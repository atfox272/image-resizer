==> flow/design.v <==
package ImgRszPkg;
    parameter IMG_WIDTH_MAX_SIZE    = 1024;
    parameter IMG_HEIGHT_MAX_SIZE   = 1024;
    parameter IMG_WIDTH_IDX_W       = $clog2(IMG_WIDTH_MAX_SIZE);
    parameter IMG_HEIGHT_IDX_W      = $clog2(IMG_HEIGHT_MAX_SIZE);
    parameter RSZ_ALGORITHM         = "AVR-POOLING";     
    parameter RSZ_IMG_WIDTH_SIZE    = 8;
    parameter RSZ_IMG_HEIGHT_SIZE   = 8;
    parameter RSZ_IMG_WIDTH_IDX_W   = $clog2(RSZ_IMG_WIDTH_SIZE);
    parameter RSZ_IMG_HEIGHT_IDX_W  = $clog2(RSZ_IMG_HEIGHT_SIZE);
    parameter PXL_PRIM_COLOR_NUM    = 1;     
    parameter PXL_PRIM_COLOR_W      = 8;     
    parameter RSZ_PXL_FWD_SER       = 0;     
    parameter RSZ_PXL_FWD_TYP       = "ROW"; 
    parameter RSZ_PXL_FWD_VLD_W     = (RSZ_PXL_FWD_SER == 1    ) ? 1                                        :    
                                      (RSZ_PXL_FWD_TYP == "ROW") ? RSZ_IMG_HEIGHT_SIZE                      :    
                                      (RSZ_PXL_FWD_TYP == "COL") ? RSZ_IMG_WIDTH_SIZE                       :    
                                      (RSZ_PXL_FWD_SER == "PXL") ? RSZ_IMG_WIDTH_SIZE*RSZ_IMG_HEIGHT_SIZE   :    
                                                                   0;                                            
    parameter RSZ_PXL_FWD_RDY_W     = (RSZ_PXL_FWD_SER == "PXL") ? 1                                        :    
                                                                   RSZ_PXL_FWD_VLD_W;
    parameter RSZ_PXL_FWD_ARR_W     = (RSZ_PXL_FWD_SER == "PXL") ? 1                    :    
                                      (RSZ_PXL_FWD_TYP == "ROW") ? RSZ_IMG_HEIGHT_SIZE  :    
                                      (RSZ_PXL_FWD_TYP == "COL") ? RSZ_IMG_WIDTH_SIZE   :    
                                                                   1;                        
    parameter BLK_WIDTH_MAX_SZ_W    = IMG_WIDTH_IDX_W - RSZ_IMG_WIDTH_IDX_W;     
    parameter BLK_HEIGHT_MAX_SZ_W   = IMG_HEIGHT_IDX_W - RSZ_IMG_HEIGHT_IDX_W;   
    parameter BLK_MAX_SZ_W          = BLK_WIDTH_MAX_SZ_W + BLK_HEIGHT_MAX_SZ_W;  
    parameter BLK_SUM_MAX_W         = PXL_PRIM_COLOR_W + BLK_MAX_SZ_W;           
    parameter RSZ_AVR_DIV_TYPE      = 1;     
    typedef logic        [BLK_SUM_MAX_W-1:0]                                    BlkVal_t;        
    typedef BlkVal_t     [PXL_PRIM_COLOR_NUM-1:0]                               FcBlkVal_t;      
    typedef BlkVal_t     [RSZ_IMG_HEIGHT_SIZE-1:0]  [RSZ_IMG_WIDTH_SIZE-1:0]    BlkBuf_t;        
    typedef BlkBuf_t     [PXL_PRIM_COLOR_NUM-1:0]                               FcBlkBuf_t;      
    typedef logic        [PXL_PRIM_COLOR_W-1:0]                                 RszPxlData_t;    
    typedef RszPxlData_t [PXL_PRIM_COLOR_NUM-1:0]                               FcRszPxlData_t;  
    typedef RszPxlData_t [RSZ_IMG_HEIGHT_SIZE-1:0]  [RSZ_IMG_WIDTH_SIZE-1:0]    RszPxlBuf_t;     
    typedef RszPxlBuf_t  [PXL_PRIM_COLOR_NUM-1:0]                               FcRszPxlBuf_t;   
    typedef RszPxlData_t [RSZ_IMG_WIDTH_SIZE-1:0]                               RszPxlRow_t;     
    typedef RszPxlRow_t  [PXL_PRIM_COLOR_NUM-1:0]                               FcRszPxlRow_t;   
    typedef RszPxlData_t [RSZ_IMG_HEIGHT_SIZE-1:0]                              RszPxlCol_t;     
    typedef RszPxlRow_t  [PXL_PRIM_COLOR_NUM-1:0]                               FcRszPxlCol_t;   
    parameter RSZ_PXL_FWD_MAX       = RSZ_PXL_FWD_VLD_W;
    parameter RSZ_PXL_FWD_CNT_W     = $clog2(RSZ_PXL_FWD_MAX);
endpackage
module ImgRszCegDiv #(   
   parameter NUMINATOR_W = 40,
   parameter DENOMINATOR_W = 32,
   parameter QUOTIENT_W = 8,      
   localparam DIGIT_COUNTER_W = $clog2(QUOTIENT_W),
   localparam EXTEND_W = ((NUMINATOR_W+1) > (DENOMINATOR_W+QUOTIENT_W)) ? NUMINATOR_W+2 : DENOMINATOR_W+QUOTIENT_W+2
)(
   input    logic                   Clk, Rst,
   input    logic [NUMINATOR_W-1:0]    Numinator,
   input    logic [DENOMINATOR_W-1:0]  Denominator,
   input    logic                      BwVld,
   output   logic                      BwRdy,
   output   logic [QUOTIENT_W-1:0]     Quotient,
   output   logic                      FwVld,
   input    logic                      FwRdy
);
   logic          [NUMINATOR_W-1:0]    Numinator_reg;
   logic          [DENOMINATOR_W-1:0]  Denominator_reg;
   logic                               OprandEn;
   always_ff @(posedge Clk) begin
      if (OprandEn) begin
         Numinator_reg     <= Numinator;
         Denominator_reg   <= Denominator;
      end
   end
   logic signed   [EXTEND_W-1:0]    N_ext, D_ext;
   logic signed   [EXTEND_W-1:0]    Remainder, RemainderShiftLeft;
   logic signed   [EXTEND_W-1:0]    DenominatorMul;
   logic signed   [EXTEND_W-1:0]    RemainderTrial;
   logic signed   [EXTEND_W-1:0]    RemainderRestore_d;
   logic signed   [EXTEND_W-1:0]    RemainderRestore_q;
   logic                            StillDiv;
   logic                            Remainder_isZero, Remainder_isPos, Remainder_isNeg;
   assign N_ext               = Numinator_reg;
   assign D_ext               = Denominator_reg;
   assign Remainder           = StillDiv ? RemainderRestore_q : N_ext;
   assign RemainderShiftLeft  = Remainder << 1;      
   assign DenominatorMul      = D_ext << QUOTIENT_W;     
   assign RemainderTrial      = RemainderShiftLeft - DenominatorMul;
   assign Remainder_isZero = (RemainderTrial == 0);
   assign Remainder_isPos  = (RemainderTrial >= 0);    
   assign Remainder_isNeg  = (RemainderTrial < 0);
   assign RemainderRestore_d = Remainder_isNeg ? RemainderShiftLeft : RemainderTrial;
   always_ff @(posedge Clk)   RemainderRestore_q <= RemainderRestore_d;
   logic [QUOTIENT_W-1:0]        QuotientMem;
   logic [DIGIT_COUNTER_W-1:0]   DigitIdx;
   logic                         Digit;
   logic                         QuotientMemClr, QuotientMemEn;
   logic                         DigitCounterClr, DigitCounterEn;
   assign Quotient = QuotientMem;
   assign Digit = Remainder_isPos;
   always_ff @(posedge Clk) begin
      if (Rst) begin
         QuotientMem <= '0;
      end
      else begin
         if       (QuotientMemClr)  QuotientMem <= '0;
         else if  (QuotientMemEn)   QuotientMem[DigitIdx] <= Digit; 
      end
   end
   always_ff @(posedge Clk) begin
      if (Rst) begin
         DigitIdx <= QUOTIENT_W-1;
      end
      else begin
         if       (DigitCounterClr)  DigitIdx <= QUOTIENT_W-1;
         else if  (DigitCounterEn)   DigitIdx <= DigitIdx - 1'b1;        
      end
   end
   typedef enum {
      Idle_s,
      Div_s,
      DivStill_s,
      DivDone_s
   }  RDCFsm_t;
   RDCFsm_t State, NextState;
   always_ff @(posedge Clk) begin
      if (Rst) begin
         State <= Idle_s;
      end
      else begin
         State <= NextState;
      end
   end
   always_comb begin
      NextState = State;
      case (State)
         Idle_s:
         begin
            if (BwVld)  NextState = Div_s;
            else        NextState = Idle_s;
         end
         Div_s:
         begin
            if (Remainder_isZero)   NextState = DivDone_s;
            else                    NextState = DivStill_s;
         end
         DivStill_s:
         begin
            if (Remainder_isZero)   NextState = DivDone_s;
            else begin
               if (DigitIdx != 0)   NextState = DivStill_s;
               else                 NextState = DivDone_s;
            end
         end
         DivDone_s:
         begin
            if (FwRdy)  NextState = Idle_s;
            else        NextState = DivDone_s;
         end
      default: NextState = Idle_s;
      endcase
   end
   always_comb begin
      case (State)
         Idle_s      : {BwRdy, OprandEn, StillDiv, DigitCounterEn, DigitCounterClr, QuotientMemEn, QuotientMemClr, FwVld} = 8'b1100_1010;
         Div_s       : {BwRdy, OprandEn, StillDiv, DigitCounterEn, DigitCounterClr, QuotientMemEn, QuotientMemClr, FwVld} = 8'b0001_0100;
         DivStill_s  : {BwRdy, OprandEn, StillDiv, DigitCounterEn, DigitCounterClr, QuotientMemEn, QuotientMemClr, FwVld} = 8'b0011_0100;
         DivDone_s   : {BwRdy, OprandEn, StillDiv, DigitCounterEn, DigitCounterClr, QuotientMemEn, QuotientMemClr, FwVld} = 8'b0000_0001;  
         default     : {BwRdy, OprandEn, StillDiv, DigitCounterEn, DigitCounterClr, QuotientMemEn, QuotientMemClr, FwVld} = 8'b1100_1010;
      endcase
   end
endmodule
From RTL to reports: ImgRszCegDiv
The steps from the RTL of ImgRszCegDiv to its reports follow in flow order.
Lines are those of the file above, counted from 1.
Operators carry their Yosys type and port widths (W data, S select, Z words).
The mark n/a stands for no value.
Set-up
  design top: ImgRszCegDiv
  clock input: Clk
  library: sky130hd
  corner: tt_025C_1v80

Word-level counts
Source: Yosys, flattened and elaborated, memories not mapped. Widths are those after wreduce. Registers that Yosys merges into a memory's read port (data or address) are not register bits. Print and check cells do not count. Equal cells are merged and count once.
Word-level totals
  register bits after elaboration: 156
  bits of input ports: 76
  output and inout bits: 10
  cells after elaboration: 34
Cells by class
  add/sub/neg operators: 3
  $lt $le $gt $ge: 2
  equality and inequality tests: 3
  shift-type cells: 2
  multiplexer cells: 9
  bitwise logic cells: 3
  reductions and logical operators: 5
Operators by type and width (count)
  $mux W41: 2
  $eq A32 B2 Y1 const B: 2
  $ge A42 B1 Y1 const B: 1
  $lt A42 B1 Y1 const B: 1
  $sub A42 B41 Y42: 1
  $logic_not A42 Y1: 1
  $eq A32 B1 Y1 const B: 1
  $logic_not A32 Y1: 1
  $pmux W8 S3: 1
  $shift A1 B4 Y8: 1
  $shift A1 B4 Y8 const A: 1
  $and A8 B8 Y8: 1
  $or A8 B8 Y8: 1
  $not A8 Y8: 1
  $pmux W2 S4: 1
  $reduce_or A2 Y1: 2
  $neg A3 Y4: 1
  $mux W1: 4
  $sub A3 B1 Y3 const B: 1
  $reduce_bool A3 Y1: 1
  $mux W2: 1

Logic depth
Depth = most cells in a row (Yosys ltp): at word level without a register or memory, in the mapped netlist without a sequential cell, where the memories' decode and read muxes count.
Depth
  depth after elaboration: 7
  ABC_AREA: 0
  depth in mapped cells: 16

Netlist
Source: synth_stat.txt of the flow (Yosys; design flattened, memories mapped). It holds for the ABC_AREA given above (unset counts as 0); a run with the other value may have another netlist.
Synthesis totals
  standard cells after synthesis: 653
  mapped area: 6715.2 µm²
  sequential part of the area: 3263.1 µm²
  mapped flip-flops: 127
  buffer cells: 26
Cell types
  sky130_fd_sc_hd__edfxtp_1: count 72, total area 2.16E+03 µm²
  sky130_fd_sc_hd__dfxtp_1: count 55, total area 1.1E+03 µm²
  sky130_fd_sc_hd__mux2_2: count 48, total area 540.518 µm²
  sky130_fd_sc_hd__ha_1: count 37, total area 462.944 µm²
  sky130_fd_sc_hd__a21oi_1: count 55, total area 275.264 µm²
  sky130_fd_sc_hd__nor2_1: count 66, total area 247.738 µm²
  sky130_fd_sc_hd__nand2_1: count 55, total area 206.448 µm²
  sky130_fd_sc_hd__inv_1: count 45, total area 168.912 µm²
  sky130_fd_sc_hd__xnor2_1: count 19, total area 166.41 µm²
  sky130_fd_sc_hd__o21ai_0: count 23, total area 115.11 µm²
  sky130_fd_sc_hd__xor2_1: count 13, total area 113.859 µm²
  sky130_fd_sc_hd__clkbuf_1: count 20, total area 75.072 µm²
  sky130_fd_sc_hd__mux2i_1: count 7, total area 70.067 µm²
  sky130_fd_sc_hd__nand3_1: count 14, total area 70.067 µm²
  sky130_fd_sc_hd__nand4_1: count 11, total area 68.816 µm²
  sky130_fd_sc_hd__a21o_1: count 6, total area 45.043 µm²
  sky130_fd_sc_hd__nor3_1: count 9, total area 45.043 µm²
  sky130_fd_sc_hd__o211ai_1: count 6, total area 45.043 µm²
Not listed: further types 43, cells in them 92.

Worst setup path after synthesis
Path of least setup slack by OpenSTA after synthesis, without wires, with an ideal clock, recovery checks aside; 20% of the period is set as input and as output delay. Where synthesis merged equal registers, the netlist keeps one of their names.
Timing after synthesis
  kind: flip-flop to output port
  from: register State
  to: output port BwRdy
  period: 9.57 ns
  external output delay: 1.914 ns
  arrival: 5.766 ns
  data required time: 7.656 ns
  path slack: 1.890 ns
  path delay: 5.766 ns
  stages on the path: 3
  buffers on the path: 1
  synthesis period reached: 7.68 ns
"path delay" = arrival - input delay + setup time.
A path that ends at an output port has no setup time.
"stages on the path" counts driving pins, that of a launching flip-flop among them; a cell with two outputs on the path counts twice.
"synthesis period reached" = period - worst setup slack (recovery checks aside). The figure is calculated, with input and output delays left at 20% of the set period.
An end named without its bit number is one bit of that signal or, where synthesis recoded a state register, one of its new flip-flops.
Between the ends, after synthesis
  cells stage by stage: sky130_fd_sc_hd__dfxtp_1 > sky130_fd_sc_hd__clkbuf_1 > sky130_fd_sc_hd__nor3_1
RTL lines, path after synthesis
  start: declaration: line 121  | RDCFsm_t State, NextState;
  start: assignment: line 124  | State <= Idle_s;
  start: assignment: line 127  | State <= NextState;
  end: declaration: line 57  | output   logic                      BwRdy,
Chain of elaborated cells between the ends: none given.

Path in the finished layout
Path of least setup slack in the final report of run A (OpenROAD, finished layout, wires in). Where an end is a register, its clock arrival counts in the times.
Timing post-layout
  kind: flip-flop to flip-flop
  from: register (no name shown)
  to: register State
  period: 9.31 ns
  arrival: 5.19 ns
  data required time: 9.64 ns
  path slack: 4.45 ns
  stages on the path: 16
  buffers on the path: 1
An end named without its bit number is one bit of that signal or, where synthesis recoded a state register, one of its new flip-flops.
Between the ends, post-layout
  cells stage by stage: sky130_fd_sc_hd__dfxtp_2 > sky130_fd_sc_hd__buf_4 > sky130_fd_sc_hd__mux2i_1 > sky130_fd_sc_hd__ha_1 > sky130_fd_sc_hd__inv_1 > sky130_fd_sc_hd__fa_1 > sky130_fd_sc_hd__a211oi_2 > sky130_fd_sc_hd__o211ai_2 > sky130_fd_sc_hd__a21oi_1 > sky130_fd_sc_hd__xor2_1 > sky130_fd_sc_hd__nand2_1 > sky130_fd_sc_hd__nor3b_1 > sky130_fd_sc_hd__nand4_1 > sky130_fd_sc_hd__nor4_2 > sky130_fd_sc_hd__a311oi_1 > sky130_fd_sc_hd__a211oi_1
RTL lines, path post-layout
  end: assignment: line 124  | State <= Idle_s;
  end: assignment: line 127  | State <= NextState;
  end: declaration: line 121  | RDCFsm_t State, NextState;
Chain of elaborated cells between the ends: none given.

==> runs of ImgRszCegDiv <==
Design ImgRszCegDiv on sky130hd. What follows are 2 stored runs of the flow, each under its own settings; their order means nothing. The constraints put input and output delay at 20% of the set period each and load the outputs with 0.01 pF.
"achieved clock period (ns)" = clock period - worst setup slack. The figure is calculated, with input and output delays left at 20% of the set period.
By "worst setup path time (ns)" is meant the share of the clock period that the worst setup path is allowed (20% is reserved at inputs, 20% at outputs), minus its slack. Clock arrival times at its registers enter into it.
"finish__power__total" is the tool's figure for a default switching activity; nothing was simulated.

settings of run A
{
  "period_ns": 9.31,
  "CORE_UTILIZATION": 58,
  "PLACE_DENSITY_LB_ADDON": 0.0,
  "CORE_ASPECT_RATIO": 0.96,
  "CORE_MARGIN": 5,
  "CTS_CLUSTER_SIZE": 91,
  "CTS_CLUSTER_DIAMETER": 139,
  "SLEW_MARGIN": 40,
  "CAP_MARGIN": 20
}
report of run A
yosys chip area after synthesis (um^2): 6715.2
finish__design__die__area: 13830.2
finish__design__instance__area__stdcell: 8305.5
finish__timing__setup__ws: 4.446
finish__timing__setup__tns: 0.000
finish__timing__hold__ws: 0.458
finish__power__total: 2.099e-03
achieved clock period (ns): 4.864
worst setup path time (ns): 4.86
worst setup path kind: flip-flop to flip-flop

settings of run B
{
  "period_ns": 5.83,
  "CORE_UTILIZATION": 70,
  "PLACE_DENSITY": 0.92,
  "CELL_PAD_IN_SITES_DETAIL_PLACEMENT": 1,
  "GPL_TIMING_DRIVEN": 1,
  "GPL_ROUTABILITY_DRIVEN": 0,
  "CAP_MARGIN": 10,
  "CORE_MARGIN": 2,
  "SLEW_MARGIN": 20
}
report of run B: did not finish, place, DPL-0033
